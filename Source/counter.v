==> flow/design.v <==
module counter(
    input clk_in, presetn,
    input en, load, ud,
    input[7:0] reg_tdr,
    output reg [7:0] cnt,
    output reg [7:0] last_cnt
    );
    always @(posedge clk_in or negedge presetn) begin
        if(!presetn)
            cnt <= 1'b0;
        else begin
            if(load == 1'b1)
                cnt <= reg_tdr;
                else begin
                    if(en == 1'b0)           
                        cnt <= cnt;
                    else 
                        if(ud == 1'b1)
                            cnt <= cnt - 1'b1;
                        else
                            cnt <= cnt + 1'b1;
                end 
        end
    end 
    always @(posedge clk_in or negedge presetn)
        if(!presetn)
            last_cnt <= 8'h00;
        else 
            last_cnt <= cnt;
endmodule
# == Step by step through the tools: counter ==
# Tool output for the design above, in the order of the flow.
# Lines are those of the file above, counted from 1.
# Cell names lack the library's common part.
# A cell with - has no value.
# design
design,counter
clock_port,clk_in
library,sky130hd
lib_corner,tt_025C_1v80

# == Word-level counts ==
# Source: Yosys, flattened and elaborated, memories not mapped. Widths are those after wreduce. Registers that Yosys merges into a memory's read port (data or address) are not register bits. Print and check cells do not count. Equal cells are merged and count once.
# word_totals
regBits,16
in_bits,13
output_inout_bits,16
# classes
addsub,2
muxes,3
n_reduce_logical,1
# ops
cell,n
two-way mux 8 bit,3
adder 8 x 1 -> 8 bit (second input constant),1
subtractor 8 x 1 -> 8 bit (second input constant),1
nonzero test 2 bit,1

# == Longest topological paths ==
# Depth = most cells in a row (Yosys ltp): at word level without a register or memory, in the mapped netlist without a sequential cell, where the memories' decode and read muxes count.
# depth
ltp_word,4
abc_area,0
mapped_depth,7
mapped_depth_nobuf,7

# == Mapped cells and area ==
# Source: synth_stat.txt of the flow (Yosys; design flattened, memories mapped). It holds for the ABC_AREA given above (unset counts as 0); a run with the other value may have another netlist.
# types
cell,n,area_total_um2
dfrtp_1,16,400.384
ha_1,6,75.072
a21oi_1,7,35.034
o21ai_0,7,35.034
nand2_1,7,26.275
mux2_2,2,22.522
fa_1,1,20.019
mux2i_1,2,20.019
nor2b_1,3,18.768
or3_1,3,18.768
a2bb2oi_1,2,17.517
a211oi_1,2,15.014
inv_1,4,15.014
nand3b_1,2,15.014
nor2_1,4,15.014
nor3_1,3,15.014
o21a_1,2,15.014
buf_6,1,11.261
# Not listed: further types 14, cells in them 16.
# synth_totals
cells,90
yosys_area_um2,904.6
seqArea_um2,400.4
ff_cells,16
n_buf,3

# == Worst setup path after synthesis ==
# Source: OpenSTA report_checks on the synthesized netlist (no wires, ideal clock, input and output delay 20% of the period each), path of least setup slack; recovery checks are left aside. Register names are those of the netlist, which keeps one name where synthesis merged equal registers.
# synth_path
kind,in2reg
start,input ud
end,register cnt[7]
clock_period_ns,2.51
input_delay_ns,0.502
setup_ns,0.120
launch_ns,0.502
t_arrival_ns,1.854
required_ns,2.390
slack_ns,0.536
delay_ns,1.472
path_stages,6
n_path_buf,0
synth_period_reached_ns,1.974
# "delay_ns" = arrival - input delay + setup time.
# "path_stages": output pins that drive a net of the path, with the launching flip-flop's if there is one; two outputs of one cell count as two.
# "synth_period_reached_ns" is the clock period less the worst setup slack; recovery checks do not enter. This is arithmetic on one report: input and output delays are still those of the set period (20% each).
# The rows between start and end are the longest chain of elaborated cells between them; the timing report does not say that the signal goes this way. Where chains are equally long, one stands for them.
# Each line given opens the expression or statement behind the cell; cells for indexed reads and writes are added by Yosys, which also makes memories of some case tables.
# At most two assigning lines are given for a register; there are more.
# synth_between
cell_sequence,ha_1 > a211oi_1 > nor3_1 > or3_1 > a21oi_1 > and3b_1
elab_chain_len,3
# synth_rtl
item,line,source
"start, declared",3,"input en, load, ud,"
two-way mux 8 bit,18,if(ud == 1'b1)
two-way mux 8 bit,15,if(en == 1'b0)
two-way mux 8 bit,12,if(load == 1'b1)
"end, assigned",13,cnt <= reg_tdr;
"end, assigned",16,cnt <= cnt;
"end, declared",5,"output reg [7:0] cnt,"

# == Timing after layout ==
# From the final timing report of flow run A: the path of least setup slack in the routed layout; clock arrival at registers is part of the times.
# layout_path
kind,reg2reg
start,register cnt[1]
end,register cnt[7]
clock_period_ns,1.97
setup_ns,0.11
launch_ns,0.25
t_arrival_ns,2.02
required_ns,2.11
slack_ns,0.08
path_stages,7
n_path_buf,0
# The rows between start and end are the longest chain of elaborated cells between them; the timing report does not say that the signal goes this way. Where chains are equally long, one stands for them.
# At most two assigning lines are given for a register; there are more.
# layout_between
cell_sequence,dfrtp_1 > ha_4 > a211oi_4 > nor3_2 > or3_1 > a21oi_1 > and3b_1
elab_chain_len,4
# layout_rtl
item,line,source
"start, declared",5,"output reg [7:0] cnt,"
"start, assigned",13,cnt <= reg_tdr;
"start, assigned",16,cnt <= cnt;
adder 8 x 1 -> 8 bit,21,cnt <= cnt + 1'b1;
two-way mux 8 bit,18,if(ud == 1'b1)
two-way mux 8 bit,15,if(en == 1'b0)
two-way mux 8 bit,12,if(load == 1'b1)
"end, assigned",13,
"end, assigned",16,
"end, declared",5,

Add stored flow runs of counter

Stored flow runs of counter (2 of them; Yosys, OpenROAD, sky130hd). They differ in their settings and are not a sequence. Constraints: input delay and output delay 20% of the set period each, output load 0.01 pF.
By "period_reached_ns" is meant the clock period of the run minus its worst setup slack. This is arithmetic on one report: input and output delays are still those of the set period (20% each).
"worst_path_allowed_less_slack_ns" means the part of the period allowed to the worst setup path (the constraints hold back 20% at inputs and 20% at outputs) less its slack; where the path has registers, the arrival times of their clocks count too.
"design_power_uw" rests on the timing tool's default activity at the inputs, not on a simulated workload.

Flow run A, flow files:
==> flow/run.sh <==
#!/bin/bash
# the make line also repeats the synthesis and layout settings of config.mk as NAME=value (left out here)
make -C /OpenROAD-flow-scripts/flow DESIGN_CONFIG=/design/flow/config.mk WORK_HOME=/design/flow/orfs CLKGATE_MAP_FILE= finish
==> flow/config.mk <==
export PLATFORM = sky130hd
export DESIGN_NAME = counter
export DESIGN_NICKNAME = counter
export VERILOG_FILES = /design/flow/design.v
export SDC_FILE = /design/flow/constraint.sdc
export NUM_CORES = 4
export LEC_CHECK = 0
export CAP_MARGIN = 20
export CORE_MARGIN = 7
export CORE_UTILIZATION = 20
export CTS_CLUSTER_DIAMETER = 266
export CTS_CLUSTER_SIZE = 87
export HOLD_SLACK_MARGIN = -0.01
export PLACE_DENSITY = 0.88
export SETUP_SLACK_MARGIN = 0.04
export SLEW_MARGIN = 20
==> flow/constraint.sdc <==
create_clock -name core_clock -period 1.97 [get_ports {clk_in}]
set_input_delay 0.3940 -clock core_clock [delete_from_list [all_inputs] [get_ports {clk_in}]]
set_output_delay 0.3940 -clock core_clock [all_outputs]
set_load 0.01 [all_outputs]

==> results of flow run A, as CSV <==
result,value
worst_path_allowed_less_slack_ns,1.89
worst_path_kind,"reg2reg"
design_power_uw,1154
finalCellArea_um2,1472.7
yosys.chip_area_um2,904.6
tns_setup_ns,0.000
utilization_pct,33.8
period_reached_ns,1.886
worstSetupSlack_ns,0.084
total_die_area_um2,6602.4

Flow run B, flow files:
==> flow/run.sh <==
#!/bin/bash
# the make line also repeats the synthesis and layout settings of config.mk as NAME=value (left out here)
make -C /OpenROAD-flow-scripts/flow DESIGN_CONFIG=/design/flow/config.mk WORK_HOME=/design/flow/orfs CLKGATE_MAP_FILE= finish
==> flow/config.mk <==
export PLATFORM = sky130hd
export DESIGN_NAME = counter
export DESIGN_NICKNAME = counter
export VERILOG_FILES = /design/flow/design.v
export SDC_FILE = /design/flow/constraint.sdc
export NUM_CORES = 4
export LEC_CHECK = 0
export CAP_MARGIN = 0
export CELL_PAD_IN_SITES_DETAIL_PLACEMENT = 2
export CORE_ASPECT_RATIO = 1.61
export CORE_MARGIN = 9
export CORE_UTILIZATION = 34
export CTS_CLUSTER_DIAMETER = 277
export CTS_CLUSTER_SIZE = 34
export GPL_TIMING_DRIVEN = 1
export MAX_ROUTING_LAYER = met4
export PLACE_DENSITY = 0.89
export SETUP_SLACK_MARGIN = 0.57
export SLEW_MARGIN = 40
export TNS_END_PERCENT = 75
==> flow/constraint.sdc <==
create_clock -name core_clock -period 3.23 [get_ports {clk_in}]
set_input_delay 0.6460 -clock core_clock [delete_from_list [all_inputs] [get_ports {clk_in}]]
set_output_delay 0.6460 -clock core_clock [all_outputs]
set_load 0.01 [all_outputs]

==> results of flow run B, as CSV <==
result,value
worst_path_allowed_less_slack_ns,1.89
worst_path_kind,"in2reg"
design_power_uw,703.6
finalCellArea_um2,1251.2
yosys.chip_area_um2,904.6
tns_setup_ns,0.000
utilization_pct,50.0
period_reached_ns,2.540
worstSetupSlack_ns,0.690
total_die_area_um2,4894.3
